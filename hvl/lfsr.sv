==> flow/design.v <==
module lfsr(
	out,
	clk,
	reset_n,
	en
);
parameter max = (2^^64);
output	[63:0]	out;
input		clk, reset_n, en;
logic	[63:0] 	temp;
wire		feedback;
logic	[63:0]	out;
assign feedback = !(out[19] ^ out[6] ^ out[2] ^ out[1]);
always_ff @(posedge clk)
begin
	if(~reset_n)
		out <= 0;
	else if(en)
		out <= {out, feedback};
end
endmodule
# Step by step through the tools: lfsr

Tool output for the design above, in the order of the flow.
Line numbers count from 1 in the design file above.
Operators: Yosys type, input widths -> output width; for muxes data width and select width s.
The mark n/a stands for no value.

Top module: lfsr
Clock input: clk
Cell library: sky130hd
Timing corner: tt_025C_1v80

# After elaboration

Source: Yosys, flattened and elaborated, memories not mapped. Widths are those after wreduce; folded enables and synchronous resets count as part of the registers. Registers that Yosys merges into a memory's read port (data or address) are not register bits. Print and check cells do not count. Equal cells are merged and count once.

Register bits: 64
Bits in latches: 0
Memory bits (writable): 0
ROM bits: 0
Word width x clocked read ports: 0
Memories kept: 0
Input bits: 3
Output and inout bits: 64
Word-level cells: 5

$add $sub $neg: 0
Multiply operators: 0
Divide/modulo/power cells: 0
$lt $le $gt $ge: 0
Eq/ne operators: 0
Shift-type cells: 0
Muxes and demuxes: 0
Bitwise logic cells: 3
Reductions and logical operators: 1

Operator list:

| kind            | count |
| $xor 1x1->1     | 3 |
| $logic_not 1->1 | 1 |

# Depth

Depth = most cells in a row (Yosys ltp): at word level without a register or memory, in the mapped netlist without a sequential cell, where the memories' decode and read muxes count.

Depth after elaboration: 4
ABC_AREA: 0
Depth in mapped cells: 4
Depth with buffers taken out: 3

# Mapped cells and area

Yosys stat after the flow's synthesis: flattened, memories mapped to cells. It holds for the ABC_AREA given above (unset counts as 0); a run with the other value may have another netlist.

Cell types:

| cell                      | count | area in all (µm²) |
| sky130_fd_sc_hd__dfxtp_1  | 64    | 1.28E+03 |
| sky130_fd_sc_hd__mux2i_1  | 63    | 630.605 |
| sky130_fd_sc_hd__nor2b_1  | 63    | 394.128 |
| sky130_fd_sc_hd__buf_6    | 6     | 67.565 |
| sky130_fd_sc_hd__clkbuf_1 | 6     | 22.522 |
| sky130_fd_sc_hd__xnor2_1  | 2     | 17.517 |
| sky130_fd_sc_hd__buf_2    | 2     | 10.01 |
| sky130_fd_sc_hd__xor2_1   | 1     | 8.758 |
| sky130_fd_sc_hd__nand3b_1 | 1     | 7.507 |
| sky130_fd_sc_hd__o21ai_1  | 1     | 5.005 |
| sky130_fd_sc_hd__nand2_1  | 1     | 3.754 |

Cells in the netlist: 210
Chip area (Yosys): 2448.6 µm²
Area of sequential cells: 1281.2 µm²
Mapped flip-flops: 64

# Timing after synthesis

OpenSTA on the mapped netlist: ideal clock, no wires. The path of least setup slack (recovery checks aside). Input and output delay are each 20% of the period. Register names are those of the netlist, which keeps one name where synthesis merged equal registers.

Path type: input port to flip-flop
From: input port en
To: register out[20]
Clock period: 1.42 ns
Input delay: 0.284 ns
Launch time at the first pin: 0.284 ns
Arrival time: 0.809 ns
Path slack: 0.495 ns
Path delay: 0.641 ns
Driving pins on the path: 4
Path buffers: 2
Synthesis period reached: 0.925 ns

"path delay" is the arrival time less input delay plus setup time.
"driving pins on the path" counts driving pins, that of a launching flip-flop among them; a cell with two outputs on the path counts twice.
"synthesis period reached" = period - worst setup slack (recovery checks aside). The figure is calculated, with input and output delays left at 20% of the set period.

Cell sequence: sky130_fd_sc_hd__buf_6 -> sky130_fd_sc_hd__buf_6 -> sky130_fd_sc_hd__mux2i_1 -> sky130_fd_sc_hd__nor2b_1

RTL lines, path after synthesis:

| item            | line | text |
| start, declared | 9    | `input clk, reset_n, en;` |
| end, assigned   | 17   | `out <= 0;` |
| end, assigned   | 19   | `out <= {out, feedback};` |
| end, declared   | 8    | `output [63:0] out;` |

No chain of elaborated cells between the ends is given.

# Path in the finished layout

Path of least setup slack in the final report of record 1 (OpenROAD, finished layout, wires in). Where an end is a register, its clock arrival counts in the times.

Path type: flip-flop to flip-flop
From: register out[19]
To: register out[0]
Clock period: 0.926 ns
Launch time at the first pin: 0.32 ns
Arrival time: 1.20 ns
Path slack: -0.05 ns
Driving pins on the path: 5
Path buffers: 1

Between the ends stands the longest chain of elaborated cells between them, by number of cells; it is not shown to be the way that was timed. Of several equally long chains one is given.
A line is the first line of the expression or statement that the cell stems from. Yosys adds cells for indexed reads and writes and turns some case tables into memories.

Cell sequence: sky130_fd_sc_hd__dfxtp_2 -> sky130_fd_sc_hd__buf_4 -> sky130_fd_sc_hd__xor2_1 -> sky130_fd_sc_hd__xnor2_1 -> sky130_fd_sc_hd__o21ai_1
Cells in the longest elaborated chain: 4
Elaborated cells between the ends (all ways): 4
Source lines of those cells: 1

RTL lines, path post-layout:

| item                     | line | text |
| start, declared          | 8    | `output [63:0] out;` |
| start, assigned          | 17   | `out <= 0;` |
| start, assigned          | 19   | `out <= {out, feedback};` |
| $xor 1x1->1 (3 in a row) | 13   | `assign feedback = !(out[19] ^ out[6] ^ out[2] ^ out[1]);` |
| $logic_not 1->1          | 13   |  |
| end, assigned            | 17   |  |
| end, assigned            | 19   |  |
| end, declared            | 8    |  |

## Implementation results

Measured results for lfsr: 2 stored runs of the Yosys and OpenROAD flow on sky130hd. The settings differ; the order carries no meaning. The constraints put input and output delay at 20% of the set period each and load the outputs with 0.01 pF.
"power consumption" rests on the timing tool's default activity at the inputs, not on a simulated workload.
Among the settings, n/a means not set for that run.

| item                                    | record 1 | record 2 |
| period_ns                               | 0.926    | 0.537    |
| SETUP_SLACK_MARGIN                      | -0.0     | -0.02    |
| CAP_MARGIN                              | 20       | 20       |
| CORE_MARGIN                             | 2        | 2        |
| CORE_UTILIZATION                        | 40       | 43       |
| SLEW_MARGIN                             | 20       | 20       |
| PLACE_DENSITY                           | n/a      | 0.42     |
| GPL_TIMING_DRIVEN                       | n/a      | 0        |
| GPL_ROUTABILITY_DRIVEN                  | n/a      | 0        |
| CTS_CLUSTER_SIZE                        | n/a      | 15       |
| CTS_CLUSTER_DIAMETER                    | n/a      | 307      |
| chip area after synthesis (Yosys) (µm²) | 2448.6   | 2448.6   |
| power consumption (mW)                  | 5.176    | 8.914    |
| standard-cell area after layout (µm²)   | 4026.4   | 4212.8   |
| setup total negative slack (ns)         | -1.604   | -35.128  |
| total die area (µm²)                    | 6763.4   | 6313.9   |
| lowest setup slack (ns)                 | -0.053   | -0.420   |
